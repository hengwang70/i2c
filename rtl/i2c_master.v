==> flow/design.v <==
`timescale 1ns/1ps
`timescale 1ns/1ps
module debouncer #(
    parameter   DEFAULT = 1'b1,
    parameter   FILTER_SIZE = 4
)(
    input   wire        clk,
    input   wire        asyn_rst_n,
    input   wire        in,
    output  reg         out
);
    reg     [FILTER_SIZE-1:0]  filter_counter;
    reg     q1_in;
    reg     q2_in;
    wire    cnt_rst;
    wire    cnt_finish;
    assign  cnt_rst = ~asyn_rst_n | q1_in ^ q2_in;
    assign  cnt_finish = filter_counter == {FILTER_SIZE{1'b1}};
    always @(posedge clk or negedge asyn_rst_n) begin
        if (~asyn_rst_n)
            q1_in <= DEFAULT;
        else if (in == 1'b0)
            q1_in <= 1'b0;
        else if (in == 1'b1)
            q1_in <= 1'b1;
    end
    always @(posedge clk or negedge asyn_rst_n) begin
        if (~asyn_rst_n)
            q2_in <= DEFAULT;
        else
            q2_in <= q1_in;
    end
    always @(posedge clk or posedge cnt_rst) begin
        if (cnt_rst)
            filter_counter <= 0;
        else if (~cnt_finish)
            filter_counter <= filter_counter + 1;
    end
    always @(posedge clk or negedge asyn_rst_n) begin
        if (~asyn_rst_n)
            out <= DEFAULT;
        else if (cnt_finish)
            out <= q2_in;
    end
endmodule
module i2c_master (
    input  wire         clk,
    input  wire         asyn_rst_n,
    input  wire         scl_i,
    output wire         scl_o,
    input  wire         sda_i,
    output wire         sda_o,
    input  wire  [7:0]  host_addr_i,
    input  wire  [31:0] host_data_i,
    input  wire  [3:0]  host_cmd_i,
    input  wire         host_sel_i,
    output wire  [31:0] host_data_o,
    output wire         host_busy_o,
    output wire         host_error_o
);
localparam [3:0]
    STATE_BUSY  = 4'h0,
    STATE_IDLE  = 4'h1,
    STATE_START = 4'h2,
    STATE_ADDR  = 4'h3,
    STATE_CMD   = 4'h4,
    STATE_DATA  = 4'h5,
    STATE_ACK_A = 4'h6,
    STATE_ACK_D = 4'h7,
    STATE_STOP  = 4'h8;
localparam [1:0]
    CYC_STATE_LOW_1 = 2'b00,
    CYC_STATE_LOW_2 = 2'b01,
    CYC_STATE_WHIGH = 2'b10,
    CYC_STATE_HIGH  = 2'b11;
localparam [1:0]
    CMD_WRITE   = 2'b00,
    CMD_READ    = 2'b01;
localparam [7:0]
    T_SU_STA    = 8'hA0,     
    T_HD_STA    = 8'h88,     
    T_LOW_1     = 8'h20,     
    T_LOW_2     = 8'h80,     
    T_HIGH      = 8'h88;     
reg     [6:0]   addr_reg;
reg     [31:0]  tx_data_reg;
reg     [3:0]   cmd_reg;
reg             busy_reg;
reg             error_reg;
wire            cmd_write = (cmd_reg[3:2] == CMD_WRITE);
wire            cmd_read = (cmd_reg[3:2] == CMD_READ);
assign          host_busy_o = busy_reg;
assign          host_error_o = error_reg;
assign          host_data_o = rx_data_reg;
always @(posedge clk or negedge asyn_rst_n) begin
    if (~asyn_rst_n) begin
        addr_reg <= 7'b0;
        cmd_reg <= 4'b0;
    end else if (host_sel_i) begin
        addr_reg <= host_addr_i[6:0];
        cmd_reg <= host_cmd_i;
    end
end
always @(posedge clk or negedge asyn_rst_n) begin
    if (~asyn_rst_n)
        tx_data_reg <= 32'b0;
    else if (host_sel_i && (host_cmd_i[3:2] == CMD_WRITE))
        tx_data_reg <= host_data_i;
end
always @(posedge clk or negedge asyn_rst_n) begin
    if (~asyn_rst_n)
        busy_reg <= 1'b0;
    else if (~busy_reg)
        busy_reg <= (host_sel_i & ((host_cmd_i[3:2] == CMD_READ) || (host_cmd_i[3:2] == CMD_WRITE)));
    else if ((state_reg == STATE_STOP) && cycle_end)
        busy_reg <= 1'b0;
end
always @(posedge clk or negedge asyn_rst_n) begin
    if (~asyn_rst_n)
        error_reg <= 1'b0;
    else if (host_sel_i)
        error_reg <= 1'b0;
    else if ((state_reg == STATE_ACK_A) && (state_next == STATE_STOP)) 
        error_reg <= 1'b1;
    else if ((state_reg == STATE_ACK_D) && cmd_write && cycle_end && ~acked_reg) 
        error_reg <= 1'b1;
end
wire            db_sda_i;    
wire            db_scl_i;    
wire            bus_busy = ~(db_scl_i & db_sda_i);
reg             db_sda_i_1;
wire            db_sda_change = db_sda_i ^ db_sda_i_1;
debouncer #(
    .DEFAULT(1'b1),
    .FILTER_SIZE(1)
) debouncer_SDA (
    .clk(clk),
    .asyn_rst_n(asyn_rst_n),
    .in(sda_i),
    .out(db_sda_i)
);
debouncer #(
    .DEFAULT(1'b1),
    .FILTER_SIZE(1)
) debouncer_SCL (
    .clk(clk),
    .asyn_rst_n(asyn_rst_n),
    .in(scl_i),
    .out(db_scl_i)
);
always @(posedge clk or negedge asyn_rst_n) begin
    if (~asyn_rst_n)
        db_sda_i_1 <= 1'b1;
    else
        db_sda_i_1 <= db_sda_i;
end
reg     [3:0]   state_reg, state_next;
reg     [1:0]   cyc_state_reg, cyc_state_next;
wire            cycle_end;
reg     [7:0]   timer_cnt;
wire            timer_ready;
reg     [2:0]   bit_cnt;
reg     [1:0]   byte_cnt;
reg             acked_reg;
wire            sampling;
wire    [7:0]   tx_data_byte_0;
wire    [7:0]   tx_data_byte_1;
wire    [7:0]   tx_data_byte_2;
wire    [7:0]   tx_data_byte_3;
reg             sda_o_reg;
wire            sda_unmatch;
reg     [31:0]  rx_data_reg;
assign          sda_o = sda_o_reg;
assign          scl_o = cyc_state_reg[1];
assign          timer_ready = (timer_cnt == 8'h00);
assign          cycle_end = (cyc_state_reg == CYC_STATE_HIGH) & timer_ready;
assign          sampling = (cyc_state_reg == CYC_STATE_WHIGH) & db_scl_i;
assign          tx_data_byte_0 = tx_data_reg[7:0];
assign          tx_data_byte_1 = tx_data_reg[15:8];
assign          tx_data_byte_2 = tx_data_reg[23:16];
assign          tx_data_byte_3 = tx_data_reg[31:24];
assign          sda_unmatch = sampling & sda_o_reg & ~db_sda_i; 
always @(posedge clk or negedge asyn_rst_n) begin
    if (~asyn_rst_n) begin
        state_reg       <= STATE_BUSY;
        cyc_state_reg   <= CYC_STATE_HIGH;
    end else begin
        state_reg       <= state_next;
        cyc_state_reg   <= cyc_state_next;
    end
end
always @(posedge clk or negedge asyn_rst_n) begin
    if (~asyn_rst_n)
        timer_cnt <= 8'hff;
    else if ((state_reg != STATE_IDLE) && (state_next == STATE_IDLE))
        timer_cnt <= T_SU_STA;
    else if ((state_reg != STATE_START) && (state_next == STATE_START))
        timer_cnt <= T_HD_STA;
    else if ((state_next != STATE_BUSY) && (state_next != STATE_IDLE) && (state_next != STATE_START)) begin
        if (cyc_state_reg == CYC_STATE_WHIGH) begin
            if (db_scl_i)
                timer_cnt <= T_HIGH;
        end else if (timer_ready)
            timer_cnt <= (cyc_state_reg == CYC_STATE_LOW_1) ? T_LOW_2 : T_LOW_1;
        else
            timer_cnt <= timer_cnt - 8'h01;
    end else if (~timer_ready)
        timer_cnt <= timer_cnt - 8'h01;
end
always @(posedge clk or negedge asyn_rst_n) begin
    if (~asyn_rst_n)
        bit_cnt <= 3'h0;
    else if (state_reg == STATE_START)
        bit_cnt <= 3'h6;
    else if ((state_reg == STATE_ACK_A) || (state_reg == STATE_ACK_D))
        bit_cnt <= 3'h7;
    else if ((state_reg == STATE_ADDR) || (state_reg == STATE_DATA)) begin
        if (cycle_end)
            bit_cnt <= bit_cnt - 3'h1;
    end
end
always @(posedge clk or negedge asyn_rst_n) begin
    if (~asyn_rst_n)
        byte_cnt <= 2'b00;
    else if (state_reg == STATE_ACK_A)
        byte_cnt <= 2'b00;
    else if ((state_reg == STATE_ACK_D) && (state_next == STATE_DATA))
        byte_cnt <= byte_cnt + 2'b01;
end
always @(posedge clk or negedge asyn_rst_n) begin
    if (~asyn_rst_n)
        acked_reg <= 1'b0;
    else if (((state_reg == STATE_ACK_A) || (state_reg == STATE_ACK_D)) && sampling)
        acked_reg <= ~db_sda_i;
end
always @(posedge clk or negedge asyn_rst_n) begin
    if (~asyn_rst_n)
        sda_o_reg <= 1'b1;
    else if ((state_reg == STATE_BUSY) || (state_reg == STATE_IDLE))
        sda_o_reg <= 1'b1;
    else if (state_reg == STATE_START)
        sda_o_reg <= 1'b0;
    else if ((cyc_state_reg == CYC_STATE_LOW_1) && timer_ready) begin
        if (state_reg == STATE_ADDR) begin
            sda_o_reg <= addr_reg[bit_cnt];
        end else if (state_reg == STATE_CMD) begin
            sda_o_reg <= cmd_reg[2];
        end else if (state_reg == STATE_ACK_A) begin
            sda_o_reg <= 1'b1;
        end else if (state_reg == STATE_DATA) begin
            if (cmd_read)
                sda_o_reg <= 1'b1;
            else if (cmd_write) begin
                case (byte_cnt)
                    2'b00: sda_o_reg <= tx_data_byte_0[bit_cnt];
                    2'b01: sda_o_reg <= tx_data_byte_1[bit_cnt];
                    2'b10: sda_o_reg <= tx_data_byte_2[bit_cnt];
                    2'b11: sda_o_reg <= tx_data_byte_3[bit_cnt];
                endcase
            end
        end else if (state_reg == STATE_ACK_D) begin
            if (cmd_read)
                sda_o_reg <= (byte_cnt == cmd_reg[1:0]);
            else if (cmd_write)
                sda_o_reg <= 1'b1;
        end else if (state_reg == STATE_STOP)
            sda_o_reg <= 1'b0;
    end
end
always @(posedge clk or negedge asyn_rst_n) begin
    if (~asyn_rst_n)
        rx_data_reg <= 32'h0;
    else if ((state_reg == STATE_DATA) && cmd_read && sampling) begin
        if (byte_cnt == 2'b00) begin
            rx_data_reg[0] <= db_sda_i;
            rx_data_reg[7:1] <= rx_data_reg[6:0];
        end else if (byte_cnt == 2'b01) begin
            rx_data_reg[8] <= db_sda_i;
            rx_data_reg[15:9] <= rx_data_reg[14:8];
        end else if (byte_cnt == 2'b10) begin
            rx_data_reg[16] <= db_sda_i;
            rx_data_reg[23:17] <= rx_data_reg[22:16];
        end else if (byte_cnt == 2'b11) begin
            rx_data_reg[24] <= db_sda_i;
            rx_data_reg[31:25] <= rx_data_reg[30:24];
        end
    end
end
always @(*) begin
    if ((state_next == STATE_BUSY) || (state_next == STATE_IDLE) || (state_next == STATE_START))
        cyc_state_next = CYC_STATE_HIGH;
    else if (cyc_state_reg == CYC_STATE_WHIGH) begin
        if (db_scl_i)
            cyc_state_next = CYC_STATE_HIGH;
        else
            cyc_state_next = cyc_state_reg;
    end else if (timer_ready)
        cyc_state_next = cyc_state_reg + 1;
    else
        cyc_state_next = cyc_state_reg;
end
always @(*) begin
    case (state_reg)
        STATE_BUSY: begin
            if (bus_busy)
                state_next = STATE_BUSY;
            else
                state_next = STATE_IDLE;
        end
        STATE_IDLE: begin
            if (bus_busy)
                state_next = STATE_BUSY;
            else if (timer_ready & busy_reg)
                state_next = STATE_START;
            else
                state_next = STATE_IDLE;
        end
        STATE_START: begin
            if (~db_scl_i)
                state_next = STATE_BUSY;
            else if (timer_ready)
                state_next = STATE_ADDR;
            else
                state_next = STATE_START;
        end
        STATE_ADDR: begin
            if (db_sda_change && db_scl_i)
                state_next = STATE_BUSY;
            else if (sda_unmatch)
                state_next = STATE_BUSY;
            else if ((bit_cnt == 3'h0) && cycle_end)
                state_next = STATE_CMD;
            else
                state_next = STATE_ADDR;
        end
        STATE_CMD: begin
            if (db_sda_change && db_scl_i)
                state_next = STATE_BUSY;
            else if (sda_unmatch)
                state_next = STATE_BUSY;
            else if (cycle_end)
                state_next = STATE_ACK_A;
            else
                state_next = STATE_CMD;
        end
        STATE_ACK_A: begin
            if (db_sda_change && db_scl_i)
                state_next = STATE_BUSY;
            else if (cycle_end) begin
                if (acked_reg)
                    state_next = STATE_DATA;
                else
                    state_next = STATE_STOP;
            end else
                state_next = STATE_ACK_A;
        end
        STATE_DATA: begin
            if (db_sda_change && db_scl_i)
                state_next = STATE_BUSY;
            else if (cmd_write && sda_unmatch)
                state_next = STATE_BUSY;
            else if ((bit_cnt == 3'h0) && cycle_end)
                state_next = STATE_ACK_D;
            else
                state_next = STATE_DATA;
        end
        STATE_ACK_D: begin
            if (db_sda_change && db_scl_i)
                state_next = STATE_BUSY;
            else if (cmd_read && sda_unmatch)
                state_next = STATE_BUSY;
            else if (cycle_end) begin
                if (~acked_reg || (byte_cnt == cmd_reg[1:0]))
                    state_next = STATE_STOP;
                else
                    state_next = STATE_DATA;
            end else
                state_next = STATE_ACK_D;
        end
        STATE_STOP: begin
            if (cycle_end) begin
                state_next = STATE_BUSY;
            end else
                state_next = STATE_STOP;
        end
        default:
            state_next = STATE_BUSY;
    endcase
end
endmodule
== Step by step through the tools: i2c_master ==
What the tools print for i2c_master, step after step.
Line numbers count from 1 in the design file above.
Cell names lack the library's common part.
A cell with -- has no value.
Set-up
  top: i2c_master
  clock: clk
  cell library: sky130hd
  library corner: tt_025C_1v80

== Word level ==
Yosys after proc, flatten, opt, wreduce and memory -nomap, before mapping. Memory bits, and registers merged into a memory's read port (data or address), are not among the register bits. Print and check cells are not counted. Equal cells are merged and count once.
Storage and ports
  register bits: 107
  input bits: 49
  output and inout bits: 36
  elaborated cells: 201
Operators by class
  $add $sub $neg: 6
  eq/ne operators: 29
  shifts and indexed selects: 5
  mux-type cells: 64
  bitwise gates (word level): 18
  reductions and logical operators: 50
Operator list (count)
  2-to-1 mux 8 bit: 8
  parallel mux 4 bit (select 9 bit): 1
  2-to-1 mux 3 bit: 11
  indexed select 8 x 3 -> 1 bit: 4
  2-to-1 mux 4 bit: 8
  2-to-1 mux 1 bit: 24
  2-to-1 mux 2 bit: 11
  == test 4 x 3 -> 1 bit (second input constant): 5
  logical AND 1 bit: 19
  != test 8 x 4 -> 1 bit (second input constant): 2
  nonzero test 3 bit: 5
  != test 4 x 1 -> 1 bit (second input constant): 3
  == test 4 x 2 -> 1 bit (second input constant): 3
  == test 2 bit (second input constant): 4
  zero test 2 bit: 4
  AND reduction 2 bit: 4
  == test 4 x 1 -> 1 bit (second input constant): 2
  != test 4 x 2 -> 1 bit (second input constant): 2
  == test 4 bit (second input constant): 2
  zero test 4 bit: 2
  AND reduction 4 bit: 2
  subtractor 8 x 1 -> 8 bit (second input constant): 1
  zero test 8 bit: 1
  nonzero test 8 bit: 1
  AND 1 bit: 7
  logical OR 1 bit: 7
  indexed select 7 x 3 -> 1 bit: 1
  NOT 1 bit: 6
Other operator kinds: 15; their cells: 22.

== Depth ==
Yosys ltp: most cells in a row. Word level: on the elaborated netlist, between registers, memories and ports. Mapped: between sequential cells and ports; inverters and the memories' decode and read muxes count.
Logic depth
  word-level depth: 14
  ABC_AREA: 0
  depth in mapped cells: 13
  depth with buffers taken out: 10

== Netlist ==
Source: synth_stat.txt of the flow (Yosys; design flattened, memories mapped). It holds for the ABC_AREA given above (unset counts as 0); a run with the other value may have another netlist.
The area totals of this step are shown rounded.
Synthesis totals
  standard cells after synthesis: 444
  synthesis area: 5380 um^2
  sequential part of the area: 2830 um^2
  mapped flip-flops: 112
  buffers: 17
Cell types
  dfrtp_1: count 93, area in all 2.33E+03 um^2
  mux2_2: count 80, area in all 900.864 um^2
  dfstp_2: count 19, area in all 499.229 um^2
  ha_1: count 10, area in all 125.12 um^2
  nor2_1: count 27, area in all 101.347 um^2
  o21ai_0: count 19, area in all 95.091 um^2
  mux4_2: count 4, area in all 90.086 um^2
  xnor2_1: count 10, area in all 87.584 um^2
  a21oi_1: count 17, area in all 85.082 um^2
  nand2_1: count 22, area in all 82.579 um^2
  inv_1: count 16, area in all 60.058 um^2
  nand3_1: count 10, area in all 50.048 um^2
  clkbuf_1: count 11, area in all 41.29 um^2
  mux2i_1: count 4, area in all 40.038 um^2
  a22oi_1: count 5, area in all 37.536 um^2
  a221oi_1: count 4, area in all 35.034 um^2
  nor3_1: count 7, area in all 35.034 um^2
  nand4_1: count 5, area in all 31.28 um^2
Other cell types: 47; their cells: 81.
By module: a second synthesis without flattening, with its own total; a netlist apart from the flattened one above.
Unflattened totals
  cell total of the unflattened synthesis: 448
  area total of the unflattened synthesis: 5480 um^2
Each row is one instance without its submodules.
Modules
  i2c_master: instances 1, cells 432, area 5220 um^2
  debouncer: instances 2, cells 8, area 134 um^2

== Path before layout ==
OpenSTA on the mapped netlist: ideal clock, no wires. The path of least setup slack (recovery checks aside). Input and output delay are each 20% of the period. Register names are those of the netlist, which keeps one name where synthesis merged equal registers.
Timing after synthesis
  path type: register to register
  start: register bit_cnt[0]
  end: register timer_cnt[5]
  period: 5300 ps
  library setup time: 83 ps
  time at the first pin: 0 ps
  data arrival time: 3261 ps
  slack: 1956 ps
  delay of the path: 3344 ps
  stages on the path: 14
  path buffers: 3
  synthesis period reached: 3344 ps
"delay of the path" = arrival - input delay + setup time.
"stages on the path": output pins that drive a net of the path, with the launching flip-flop's if there is one; two outputs of one cell count as two.
"synthesis period reached" = period - worst setup slack (recovery checks aside). The figure is calculated, with input and output delays left at 20% of the set period.
Between the ends stands the longest chain of elaborated cells between them, by number of cells; it is not shown to be the way that was timed. Of several equally long chains one is given.
Each line given opens the expression or statement behind the cell; cells for indexed reads and writes are added by Yosys, which also makes memories of some case tables.
A register here has more assigning lines than the two given.
On the way, after synthesis
  path through: dfrtp_1 > clkbuf_1 > buf_1 > inv_1 > ha_1 > and3b_1 > nand3_1 > o211ai_1 > or3b_4 > or3_1 > buf_6 > mux2_4 > and2_4 > a221o_1
  cells in the longest elaborated chain: 12
RTL lines, path after synthesis
  from (decl): line 162  | reg     [2:0]   bit_cnt;
  from (assign): line 212  | bit_cnt <= 3'h0;
  from (assign): line 219  | bit_cnt <= bit_cnt - 3'h1;
  zero test 3 bit: line 362  | else if ((bit_cnt == 3'h0) && cycle_end)
  logical AND 1 bit: line 362
  2-to-1 mux 2 bit: line 362
  2-to-1 mux 3 bit: line 360  | else if (cmd_write && sda_unmatch)
  2-to-1 mux 3 bit: line 358  | if (db_sda_change && db_scl_i)
  parallel mux 4 bit (select 9 bit): line 303  | case (state_reg)
  nonzero test 4 bit: line 199  | else if ((state_next != STATE_BUSY) && (state_next != STATE_IDLE) && (state_next != STATE_START)) begin
  logical AND 1 bit x2: line 199
  2-to-1 mux 8 bit: line 199
  2-to-1 mux 8 bit: line 197  | else if ((state_reg != STATE_START) && (state_next == STATE_START))
  2-to-1 mux 8 bit: line 195  | else if ((state_reg != STATE_IDLE) && (state_next == STATE_IDLE))
  to (assign): line 204  | timer_cnt <= (cyc_state_reg == CYC_STATE_LOW_1) ? T_LOW_2 : T_LOW_1;
  to (assign): line 206  | timer_cnt <= timer_cnt - 8'h01;
  to (decl): line 160  | reg     [7:0]   timer_cnt;

== Timing after layout ==
Path of least setup slack in the final report of flow run 1 (OpenROAD, finished layout, wires in). Where an end is a register, its clock arrival counts in the times.
The path's times are printed in steps of 10 ps; the period is the one set.
Timing after layout
  path type: register to register
  start: register bit_cnt[0]
  end: register timer_cnt[2]
  period: 4840 ps
  library setup time: 70 ps
  time at the first pin: 350 ps
  data arrival time: 4360 ps
  slack: 760 ps
  stages on the path: 13
  path buffers: 2
Between the ends stands the longest chain of elaborated cells between them, by number of cells; it is not shown to be the way that was timed. Of several equally long chains one is given.
A register here has more assigning lines than the two given.
On the way, after layout
  path through: dfrtp_1 > clkbuf_1 > buf_1 > inv_1 > ha_1 > and3b_1 > nand3_1 > o211ai_1 > or3b_4 > o32ai_1 > nand3_1 > a2bb2oi_1 > mux2i_1
  cells in the longest elaborated chain: 12
RTL lines, path after layout
  from (decl): line 162  | reg     [2:0]   bit_cnt;
  from (assign): line 212  | bit_cnt <= 3'h0;
  from (assign): line 219  | bit_cnt <= bit_cnt - 3'h1;
  zero test 3 bit: line 362  | else if ((bit_cnt == 3'h0) && cycle_end)
  logical AND 1 bit: line 362
  2-to-1 mux 2 bit: line 362
  2-to-1 mux 3 bit: line 360  | else if (cmd_write && sda_unmatch)
  2-to-1 mux 3 bit: line 358  | if (db_sda_change && db_scl_i)
  parallel mux 4 bit (select 9 bit): line 303  | case (state_reg)
  nonzero test 4 bit: line 199  | else if ((state_next != STATE_BUSY) && (state_next != STATE_IDLE) && (state_next != STATE_START)) begin
  logical AND 1 bit x2: line 199
  2-to-1 mux 8 bit: line 199
  2-to-1 mux 8 bit: line 197  | else if ((state_reg != STATE_START) && (state_next == STATE_START))
  2-to-1 mux 8 bit: line 195  | else if ((state_reg != STATE_IDLE) && (state_next == STATE_IDLE))
  to (assign): line 204  | timer_cnt <= (cyc_state_reg == CYC_STATE_LOW_1) ? T_LOW_2 : T_LOW_1;
  to (assign): line 206  | timer_cnt <= timer_cnt - 8'h01;
  to (decl): line 160  | reg     [7:0]   timer_cnt;

Ticket comment

Below are 2 stored runs of the flow (Yosys, OpenROAD; platform sky130hd) on i2c_master, each with its settings and what was measured, unordered. Constraints: input delay and output delay 20% of the set period each, output load 0.01 pF.
"worst setup path time": the worst setup path's part of the clock period (all of it between registers, 20% less for each end at a port) less its slack. A launch clock that arrives late makes it longer, a capture clock that arrives late makes it shorter.
"power" is the tool's figure for a default switching activity; nothing was simulated.
"worst setup path time" is known to 10 ps.
Measured values are rounded.
[flow run 1] settings: period_ns=4.84, CORE_UTILIZATION=19, PLACE_DENSITY_LB_ADDON=0.15, CELL_PAD_IN_SITES_DETAIL_PLACEMENT=0, TNS_END_PERCENT=50, GPL_TIMING_DRIVEN=0, CTS_CLUSTER_SIZE=81, CAP_MARGIN=10, MAX_ROUTING_LAYER=met4, CORE_MARGIN=2, SLEW_MARGIN=20
[flow run 1] result: chip area after synthesis (Yosys) 5380 um^2, die area 29700 um^2, standard-cell area of the final layout 7020 um^2, utilization 25.2 %, worst setup slack after layout 759 ps, total negative slack 0 ps, power 1990 µW, worst setup path time 4080 ps, worst setup path kind register to register
[flow run 2] settings: period_ns=4.39, CORE_UTILIZATION=72, PLACE_DENSITY_LB_ADDON=0.16, CORE_ASPECT_RATIO=0.84, CORE_MARGIN=10, CELL_PAD_IN_SITES_GLOBAL_PLACEMENT=0, CELL_PAD_IN_SITES_DETAIL_PLACEMENT=2, CAP_MARGIN=0, SLEW_MARGIN=30
[flow run 2] result: did not finish, placement stopped with DPL-0033
